==> flow/design.v <==
module ssd1306_ctrl#(
	parameter CLK_FRE = 50
	) (
	input 			  clk,rst_n,
	output [9:0] read_addr,
	input  [7:0] read_data,
	output reg		  oled_rst  = 'd0,		 
	input 			  send_busy ,	
	output reg 		  send_en = 'd0,   	
	output reg  	  send_dc = 'd0,   	
	output reg [ 7:0] send_data = 'd0	
);
parameter	state_RESET = 3'd0,
				state_INIT  = 3'd1,
				state_WRITE = 3'd2,
				state_BUSY  = 3'd3;
parameter	DELAY_100MS = 5_000_000;
parameter OLED_CMD    = 0;			 
parameter OLED_DAT    = 1;			 
parameter	NUM_CMD_INIT = 27;	 
parameter	NUM_PAGR = 8;			 
parameter	NUM_PAGE_SEG = 128;	 
parameter	NUM_CMD_ADDR = 3;		 
reg [26:0][ 7:0] init_cmd = {
	 8'hAE, 
	 8'h00, 
	 8'h10, 
	 8'h40, 
	 8'h81, 
	 8'hFF, 
	 8'hA1, 
	 8'hC8, 
	 8'hA6, 
	 8'hA8, 
	 8'h3f, 
	 8'hD3, 
	 8'h00, 
	 8'hd5, 
	 8'h80, 
	 8'hD9, 
	 8'hF1, 
	 8'hDA, 
	 8'h12, 
	 8'hDB, 
	 8'h40, 
	 8'h20, 
	 8'h02, 
	 8'h8D, 
	 8'h14, 
	 8'hA4, 
	 8'hAF }; 
reg [ 2:0][ 7:0] set_cmd 	 = {8'hb0,8'h00,8'h10}; 
reg	[2:0]		state_main,state_sub;
reg	[2:0]		state_save;
reg	[23:0]	cnt_delay = 'd0;
reg	[10:0]	send_cnt;
reg	[2:0]		page_cnt;
assign read_addr = {page_cnt[2:0],send_cnt[6:0]};
always@(posedge clk or negedge rst_n) begin
	if(!rst_n)begin 
		state_main <= 0;
		state_sub  <= 0;
	end
	else case(state_main)
		state_RESET:
			case(state_sub)
				3'd0:
					if(cnt_delay == DELAY_100MS)begin
						oled_rst <= 'b0;
						cnt_delay <= 'd0;
						state_sub ++;
					end
					else begin 
						oled_rst <= 'b1;
						cnt_delay ++;
					end
				3'd1:
					if(cnt_delay == DELAY_100MS)begin
						oled_rst <= 'b1;
						cnt_delay <= 'd0;
						state_sub ++;
					end
					else  
						cnt_delay ++;
				3'd2:
					if(cnt_delay == DELAY_100MS)begin
						cnt_delay <= 'd0;
						state_sub <= 0;
						send_cnt <= 0;
						state_main ++;
					end
					else begin 
						cnt_delay ++;
					end
			endcase
		state_INIT:
			if(send_cnt == NUM_CMD_INIT) begin
				send_cnt <= 'd0;
				send_en  <= 'b0;
				state_main ++;
			end
			else if(!send_busy) begin	 
				send_en <= 'b1;
				send_dc <= OLED_CMD;
				send_data <= init_cmd[NUM_CMD_INIT- 1 -send_cnt];
				send_cnt ++;
				state_save <= state_main;
				state_main <= state_BUSY;
			end
			else
				send_en <= 'b0;
		state_WRITE:
			case(state_sub)
				3'd0:		 
					if (send_cnt == NUM_CMD_ADDR) begin 
						send_en <= 0;
						send_cnt <=0;
						if(page_cnt == NUM_PAGR)begin 
							send_cnt <= 0;
							page_cnt <= 0;
							state_main ++;
							state_sub <= 0;
						end
						else
							state_sub ++;
					end
					else if(!send_busy) begin
						send_en <= 'b1;
						send_dc <= OLED_CMD;
						send_data <= (send_cnt=='d0) ? set_cmd[NUM_CMD_ADDR- 1 -send_cnt] + page_cnt
						: set_cmd[NUM_CMD_ADDR- 1 -send_cnt];
						send_cnt ++;
						state_save <= state_main;
						state_main <= state_BUSY;
					end
					else
						send_en <= 'b0;
				3'd1:		 
					if(send_cnt==NUM_PAGE_SEG) begin
						send_cnt <= 'd0;
						send_en  <= 'b0;
						page_cnt ++;
						state_sub ++;
					end
					else if(!send_busy) begin
						send_en <= 'b1;
						send_dc <= OLED_DAT;
						send_data <= read_data;
						send_cnt ++;
						state_save <= state_main;
						state_main <= state_BUSY;
					end
					else
						send_en <= 'b0;
			endcase
		state_BUSY:			 
			if(send_busy) state_main <= state_save;
		default : begin
			state_main <= 'd0;
			state_sub  <= 'd0;
		end
	endcase
end
endmodule
Step by step through the tools: ssd1306_ctrl. Tool output for the design above, in the order of the flow. Line numbers count from 1 in the design file above. Operators: Yosys type, input widths -> output width; for muxes data width and select width s. A cell with n/a has no value.

Design top: ssd1306_ctrl. Clock port: clk. Standard-cell library: sky130hd. Timing corner: tt_025C_1v80.

Word level. Yosys after proc, flatten, opt, wreduce and memory -nomap, before mapping. Memory bits, and registers merged into a memory's read port (data or address), are not among the register bits. Print and check cells are not counted.

Under mux-type cells stands 54. The entry for shifts and indexed selects reads 2. The entry for reduce/logical cells reads 19. For $add $sub $neg the number is 8. For bitwise operators the number is 1. For equality and inequality tests the number is 24.

Operator list (number): $shiftx 216x15->8 const A (1); $mux 11 (6); $mux 8 (7); $mux 3 (14); $pmux 11 s3 (1); $pmux 8 s2 (2); $pmux 3 s2 (5); $add 24x1->24 const B (1); $shiftx 24x15->8 const A (1); $eq 24x23->1 const B (1); $ne 3x3->1 const B (8); $pmux 11 s2 (1); $reduce_and 7->1 (2); $sub 2x11->12 const A (1); $sub 5x11->12 const A (1); $pmux 3 s4 (1); $add 11x1->11 const B (1); $eq 11x2->1 const B (1); $eq 11x5->1 const B (1); $eq 11x8->1 const B (1); $logic_not 11->1 (1); $mux 1 (11); $ne 2x2->1 const B (5); $reduce_and 5->1 (2); $pmux 1 s2 (5); $add 3x1->3 const B (3); $eq 3x2->1 const B (3); $reduce_and 9->1 (1).

Not listed: further kinds 14, cells in them 20.

Cells after elaboration: 118. Bits of input ports: 11. Output and inout bits: 21. Under bits in registers stands 58.

Longest topological paths. Depth = most cells in a row (Yosys ltp): at word level without a register or memory, in the mapped netlist without a sequential cell, where the memories' decode and read muxes count.

For depth after elaboration the number is 8. The figure for ABC_AREA is 0. Depth in mapped cells: 9. The entry for depth with buffers taken out reads 7.

Mapped cells and area. Yosys stat after the flow's synthesis: flattened, memories mapped to cells. It holds for the ABC_AREA given above (unset counts as 0); a run with the other value may have another netlist.

For cell area after synthesis the number is 4042.6 um^2. The entry for buffer cells reads 28. For mapped flip-flops the number is 58. Under mapped cells stands 426. Under area of sequential cells stands 1711.6 um^2.

Cell types: sky130_fd_sc_hd__edfxtp_1 (number 52, total area 1.56E+03 um^2); sky130_fd_sc_hd__xnor2_1 (number 22, total area 192.685 um^2); sky130_fd_sc_hd__ha_1 (number 15, total area 187.68 um^2); sky130_fd_sc_hd__nor2_1 (number 44, total area 165.158 um^2); sky130_fd_sc_hd__xor2_1 (number 18, total area 157.651 um^2); sky130_fd_sc_hd__dfrtp_1 (number 6, total area 150.144 um^2); sky130_fd_sc_hd__nand3_1 (number 30, total area 150.144 um^2); sky130_fd_sc_hd__nand2_1 (number 28, total area 105.101 um^2); sky130_fd_sc_hd__o21ai_0 (number 18, total area 90.086 um^2); sky130_fd_sc_hd__a21oi_1 (number 17, total area 85.082 um^2); sky130_fd_sc_hd__clkbuf_1 (number 19, total area 71.318 um^2); sky130_fd_sc_hd__nand4_1 (number 9, total area 56.304 um^2); sky130_fd_sc_hd__nor2b_1 (number 9, total area 56.304 um^2); sky130_fd_sc_hd__buf_4 (number 7, total area 52.55 um^2); sky130_fd_sc_hd__inv_1 (number 14, total area 52.55 um^2); sky130_fd_sc_hd__nor4b_1 (number 6, total area 52.55 um^2); sky130_fd_sc_hd__nor3_1 (number 10, total area 50.048 um^2); sky130_fd_sc_hd__nor4_1 (number 8, total area 50.048 um^2).

Not listed: further types 45, cells in them 94.

Worst setup path after synthesis. Source: OpenSTA report_checks on the synthesized netlist (no wires, ideal clock, input and output delay 20% of the period each), path of least setup slack; recovery checks are left aside. Register names are those of the netlist, which keeps one name where synthesis merged equal registers.

Path type: register to register. Start: reg cnt_delay[10]. End: reg send_cnt[0]. For data required time the number is 2.604 ns. Under period stands 3.0 ns. Under path delay stands 3.035 ns. Under buffers on the path stands 0. Under data arrival time stands 2.639 ns. For stages on the path the number is 5. Under setup time stands 0.396 ns. Setup slack: -0.035 ns. The figure for synthesis period reached is 3.035 ns.

"path delay" is the arrival time less input delay plus setup time. "stages on the path" counts driving pins, that of a launching flip-flop among them; a cell with two outputs on the path counts twice. "synthesis period reached" = period - worst setup slack (recovery checks aside). The figure is calculated, with input and output delays left at 20% of the set period. Between the ends stands the longest chain of elaborated cells between them, by number of cells; it is not shown to be the way that was timed. Of several equally long chains one is given. A line is the first line of the expression or statement that the cell stems from. Yosys adds cells for indexed reads and writes and turns some case tables into memories. A register here has more assigning lines than the two given. Only ways into the end's enable, where the timed path ends, are counted here.

Cells stage by stage: sky130_fd_sc_hd__edfxtp_1 -> sky130_fd_sc_hd__or4b_1 -> sky130_fd_sc_hd__or4_1 -> sky130_fd_sc_hd__o31a_1 -> sky130_fd_sc_hd__nor3b_1. The entry for cells in the longest elaborated chain reads 3. The figure for elaborated cells on any way between the ends is 3. Those cells by class: eq/ne: 2; reduce/logical: 1.

RTL lines, path after synthesis: start: declaration (line 55) `reg [23:0] cnt_delay = 'd0;`; start: assignment (line 70) `cnt_delay <= 'd0;`; start: assignment (line 80) `cnt_delay <= 'd0;`; $eq 24x23->1 (line 86) `if(cnt_delay == DELAY_100MS)begin`; $ne 2x2->1; $reduce_and 5->1; end: assignment (line 89) `send_cnt <= 0;`; end: assignment (line 98) `send_cnt <= 'd0;`; end: declaration (line 56) `reg [10:0] send_cnt;`.

Worst path after layout. From the final timing report of run 1: the path of least setup slack in the routed layout; clock arrival at registers is part of the times.

Path type: register to register. Start: reg send_cnt[0]. End: reg send_data[0]. Setup slack: 2.25 ns. Under buffers on the path stands 0. For data required time the number is 5.43 ns. Under data arrival time stands 3.18 ns. Under setup time stands 0.37 ns. For stages on the path the number is 8. Under period stands 5.47 ns.

Between the ends stands the longest chain of elaborated cells between them, by number of cells; it is not shown to be the way that was timed. Of several equally long chains one is given. A register here has more assigning lines than the two given. Only ways into the end's enable, where the timed path ends, are counted here.

Cells stage by stage: sky130_fd_sc_hd__edfxtp_1 -> sky130_fd_sc_hd__inv_1 -> sky130_fd_sc_hd__ha_1 -> sky130_fd_sc_hd__nor4bb_1 -> sky130_fd_sc_hd__a22oi_1 -> sky130_fd_sc_hd__nor2_1 -> sky130_fd_sc_hd__or3_1 -> sky130_fd_sc_hd__a21oi_1. The entry for cells in the longest elaborated chain reads 3. The figure for elaborated cells on any way between the ends is 7. Those cells by class: eq/ne: 6; reduce/logical: 1.

RTL lines, path after layout: start: declaration (line 56) `reg [10:0] send_cnt;`; start: assignment (line 89) `send_cnt <= 0;`; start: assignment (line 98) `send_cnt <= 'd0;`; $eq 11x5->1 (line 97) `if(send_cnt == NUM_CMD_INIT) begin`; $ne 2x2->1; $reduce_and 9->1; end: assignment (line 105) `send_data <= init_cmd[NUM_CMD_INIT- 1 -send_cnt];`; end: assignment (line 130) `send_data <= (send_cnt=='d0) ? set_cmd[NUM_CMD_ADDR- 1 -send_cnt] + page_cnt`; end: declaration (line 11) `output reg [ 7:0] send_data = 'd0`.

Data sheet: physical implementation of ssd1306_ctrl

Design ssd1306_ctrl on sky130hd. What follows are 2 stored runs of the flow, each under its own settings; their order means nothing. The constraints put input and output delay at 20% of the set period each and load the outputs with 0.01 pF. "achieved period" = clock period - worst setup slack. The figure is calculated, with input and output delays left at 20% of the set period. "time on the worst setup path" is the time allowed to the run's worst setup path (the clock period less input and output delay, where it has them) less its slack. Clock arrival times count: a late capture clock shortens it, a late launch clock lengthens it. "overall power" is the tool's figure for a default switching activity; nothing was simulated.

Run 1 has these settings: period_ns 5.47; CORE_UTILIZATION 29; PLACE_DENSITY 0.51; CORE_ASPECT_RATIO 1.5; ABC_AREA 0; GPL_ROUTABILITY_DRIVEN 1; CTS_CLUSTER_SIZE 47; MAX_ROUTING_LAYER met4; CAP_MARGIN 20; CORE_MARGIN 2; SLEW_MARGIN 20. For the overall power the run shows 0.001167 W. For the time on the worst setup path the run shows 3.22 ns. Critical path kind: register to register. The measured achieved period is 3.219 ns. The utilization reads 0.354. The setup total negative slack stands at 0.000 ns. The setup slack of the worst path comes to 2.251 ns. The standard-cell area of the final layout is 4,793.4 um^2. The measured die footprint is 14,919.9 um^2. The measured synthesized cell area is 4,042.6 um^2.

Run 2 has these settings: period_ns 2.32; CORE_UTILIZATION 35; SETUP_SLACK_MARGIN -0.2; PLACE_DENSITY_LB_ADDON 0.25; CELL_PAD_IN_SITES_GLOBAL_PLACEMENT 1; GPL_TIMING_DRIVEN 1; CTS_CLUSTER_DIAMETER 300; CAP_MARGIN 10; SLEW_MARGIN 15; MIN_ROUTING_LAYER met2; CORE_MARGIN 2. The measured synthesized cell area is 4,042.6 um^2. The utilization reads 0.467. The measured achieved period is 2.430 ns. The setup slack of the worst path comes to -0.110 ns. The setup total negative slack stands at -1.385 ns. The standard-cell area of the final layout is 5,283.8 um^2. The measured die footprint is 12,425.6 um^2. For the time on the worst setup path the run shows 2.43 ns. Critical path kind: register to register. For the overall power the run shows 0.002674 W.
